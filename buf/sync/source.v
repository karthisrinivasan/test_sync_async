==> flow/design.v <==
module data_source 
(
    input wire clk,
    input wire rst,
    output reg [8-1:0] out_data,
    output reg out_valid,
    input wire out_ready
);
    reg [8-1:0] data_array [0:4-1];
    integer i;
    initial begin
        data_array[0] = 8'h11;
        data_array[1] = 8'h22;
        data_array[2] = 8'h33;
        data_array[3] = 8'h44;
    end
    always @(posedge clk or posedge rst) begin
        if (rst) begin
            i <= 0;
            out_valid <= 0;
            out_data <= 0;
        end else begin
            if (i < 4) begin
                out_data <= data_array[i];
                out_valid <= 1;
                if (out_ready) begin
                    i <= i + 1;
                end
            end else begin
                out_valid <= 0;
            end
        end
    end
endmodule
# ---- Tool chain data of data_source
# What the tools print for data_source, step after step.
# Lines are those of the file above, counted from 1.
# Operators: Yosys type, input widths -> output width; for muxes data width and select width s.
# Cell names lack the library's common part.
# A cell with - has no value.
dict set report setup {
  top {data_source}
  clock {clk}
  library {sky130hd}
  pvt_corner {tt_025C_1v80}
}

# ---- Elaborated design
# Yosys after proc, flatten, opt, wreduce and memory -nomap, before mapping. Enables and synchronous resets that opt folds into registers are not counted as muxes. Memory bits, and registers merged into a memory's read port (data or address), are not among the register bits. Print and check cells are not counted. Equal cells are merged and count once.
# Memory sizes are those after Yosys's memory passes, which may raise the word count (mostly to a power of two), join words into wider ones and drop unused or constant bits.
dict set report word_totals {
  ff_bits 41
  mem_bits_ro 24
  clocked_rd_ports_x_width 6
  memories 1
  inputBits 3
  output_inout_bits 9
  elab_cells 8
}
dict set report classes {
  n_addsub 1
  cmp 1
  mux 1
  n_reduce_logical 1
}
# name words width rd write_ports line_no
set mem_list {}
lappend mem_list {data_array 4 6 1 0 9} ;# reg [8-1:0] data_array [0:4-1];
# op count
set op_table {}
lappend op_table {{$add 32x2->32 const B} 1}
lappend op_table {{$lt 32x4->1 const B} 1}
lappend op_table {{$reduce_and 2->1} 1}
lappend op_table {{$mux 1} 1}

# ---- Logic depth
# Yosys ltp: most cells in a row. Word level: on the elaborated netlist, between registers, memories and ports. Mapped: between sequential cells and ports; inverters and the memories' decode and read muxes count.
dict set report logic_depth {
  ltp_word 2
  abc_area 0
  depth_mapped 6
  mapped_depth_nobuf 5
}

# ---- Mapped cells and area
# Source: synth_stat.txt of the flow (Yosys; design flattened, memories mapped). It holds for the ABC_AREA given above (unset counts as 0); a run with the other value may have another netlist.
# Totals and module areas in this step are rounded.
dict set report synth_totals {
  cells 164
  synth_area_um2 1799
  seqArea_um2 900.9
  flip_flops 36
  n_buf 9
}
# cell_type count type_area_um2
set by_type {}
lappend by_type {dfrtp_1 36 900.864}
lappend by_type {xnor2_1 28 245.235}
lappend by_type {nand4_1 18 112.608}
lappend by_type {nand3_1 17 85.082}
lappend by_type {and3_1 12 75.072}
lappend by_type {nor4_1 8 50.048}
lappend by_type {buf_4 5 37.536}
lappend by_type {buf_6 3 33.782}
lappend by_type {nor2_1 8 30.029}
lappend by_type {nor3b_2 2 25.024}
lappend by_type {mux2_2 2 22.522}
lappend by_type {nor4_4 1 21.27}
lappend by_type {and4_1 2 17.517}
lappend by_type {xor2_1 2 17.517}
lappend by_type {o21ai_4 1 16.266}
lappend by_type {inv_1 4 15.014}
lappend by_type {nand2_1 4 15.014}
lappend by_type {and2_1 2 12.512}
# Not listed: further types 9, cells in them 9.

# ---- Worst setup path after synthesis
# OpenSTA on the mapped netlist: ideal clock, no wires. The path of least setup slack (recovery checks aside). Input and output delay are each 20% of the period. Register names are those of the netlist, which keeps one name where synthesis merged equal registers.
dict set report synth_timing {
  path_type {register -> register}
  from {reg i[15]}
  to {reg out_data[5]}
  clock_period_ns 2.23
  setup_ns 0.125
  t_first_pin_ns 0.000
  arrival_ns 1.570
  required_ns 2.105
  path_slack_ns 0.535
  delay_ns 1.695
  path_stages 6
  path_buffers 1
  synth_period_reached_ns 1.695
}
# "delay_ns" is the arrival time less input delay plus setup time.
# "path_stages": output pins that drive a net of the path, with the launching flip-flop's if there is one; two outputs of one cell count as two.
# "synth_period_reached_ns" = period - worst setup slack (recovery checks aside). The figure is calculated, with input and output delays left at 20% of the set period.
# The rows between start and end are the longest chain of elaborated cells between them; the timing report does not say that the signal goes this way. Where chains are equally long, one stands for them.
# Each line given opens the expression or statement behind the cell; cells for indexed reads and writes are added by Yosys, which also makes memories of some case tables.
dict set report synth_between {
  path_cell_list {dfrtp_1 nor4_1 nand4_1 o21ai_4 buf_6 mux2_2}
  elab_chain_cells 1
  cone_cells 1
  lines_between 1
  classes_between {compare (1)}
}
# item line_no
set synth_lines {}
lappend synth_lines {{from (decl)} 10} ;# integer i;
lappend synth_lines {{from (assign)} 19} ;# i <= 0;
lappend synth_lines {{from (assign)} 27} ;# i <= i + 1;
lappend synth_lines {{$lt 32x4->1} 23} ;# if (i < 4) begin
lappend synth_lines {{to (decl)} 5} ;# output reg [8-1:0] out_data,

# ---- Timing after layout
# From the final timing report of stored run 1: the path of least setup slack in the routed layout; clock arrival at registers is part of the times.
dict set report layout_timing {
  path_type {register -> register}
  from {reg i[2]}
  to {reg i[1]}
  clock_period_ns 1.88
  setup_ns 0.11
  t_first_pin_ns 0.28
  arrival_ns 1.96
  required_ns 2.04
  path_slack_ns 0.08
  path_stages 7
  path_buffers 1
}
# The rows between start and end are the longest chain of elaborated cells between them; the timing report does not say that the signal goes this way. Where chains are equally long, one stands for them.
dict set report layout_between {
  path_cell_list {dfrtp_1 nor4_2 nand4_1 o21ai_4 buf_12 nand2_4 mux2_4}
  elab_chain_cells 2
  cone_cells 2
  lines_between 1
  classes_between {compare (1); reduce/logical (1)}
}
# item line_no
set layout_lines {}
lappend layout_lines {{from (decl)} 10} ;# integer i;
lappend layout_lines {{from (assign)} 19} ;# i <= 0;
lappend layout_lines {{from (assign)} 27} ;# i <= i + 1;
lappend layout_lines {{$lt 32x4->1} 23} ;# if (i < 4) begin
lappend layout_lines {{$reduce_and 2->1} -}
lappend layout_lines {{to (assign)} 19}
lappend layout_lines {{to (assign)} 27}
lappend layout_lines {{to (decl)} 10}

; 2 stored runs of data_source in the flow (synthesis by Yosys, layout by OpenROAD, sky130hd cells), in arbitrary order. Constraints: input delay and output delay 20% of the set period each, output load 0.01 pF.
; "clock_period_reached_ns" = clock period - worst setup slack. The figure is calculated, with input and output delays left at 20% of the set period.
; "worst_path_allowed_less_slack_ns": the worst setup path's part of the clock period (all of it between registers, 20% less for each end at a port) less its slack. A launch clock that arrives late makes it longer, a capture clock that arrives late makes it shorter.
; "total_power_mw" rests on the timing tool's default activity at the inputs, not on a simulated workload.
; The results are shown rounded.

[stored run 1: settings]
period_ns = 1.88
SETUP_SLACK_MARGIN = 0.15
CAP_MARGIN = 20
CORE_MARGIN = 2
CORE_UTILIZATION = 40
SLEW_MARGIN = 20
[stored run 1: results]
clock_period_reached_ns = 1.797
worst_path_allowed_less_slack_ns = 1.80
critical_path_kind = register -> register
die_footprint_um2 = 5050
setup_worst_slack_ns = 0.083
post_route_stdcell_area_um2 = 2395
total_power_mw = 2.157
finalUtil_pct = 55.0
synth_chip_area_um2 = 1799
setup_tns_ns = 0.000

[stored run 2: settings]
period_ns = 1.05
CORE_UTILIZATION = 33
PLACE_DENSITY_LB_ADDON = 0.29
CORE_ASPECT_RATIO = 1.91
CORE_MARGIN = 8
ABC_AREA = 0
CTS_CLUSTER_SIZE = 62
SLEW_MARGIN = 30
CAP_MARGIN = 20
[stored run 2: results]
clock_period_reached_ns = 1.885
worst_path_allowed_less_slack_ns = 1.89
critical_path_kind = register -> register
die_footprint_um2 = 8196
setup_worst_slack_ns = -0.835
post_route_stdcell_area_um2 = 2654
total_power_mw = 4.107
finalUtil_pct = 49.8
synth_chip_area_um2 = 1799
setup_tns_ns = -26.89
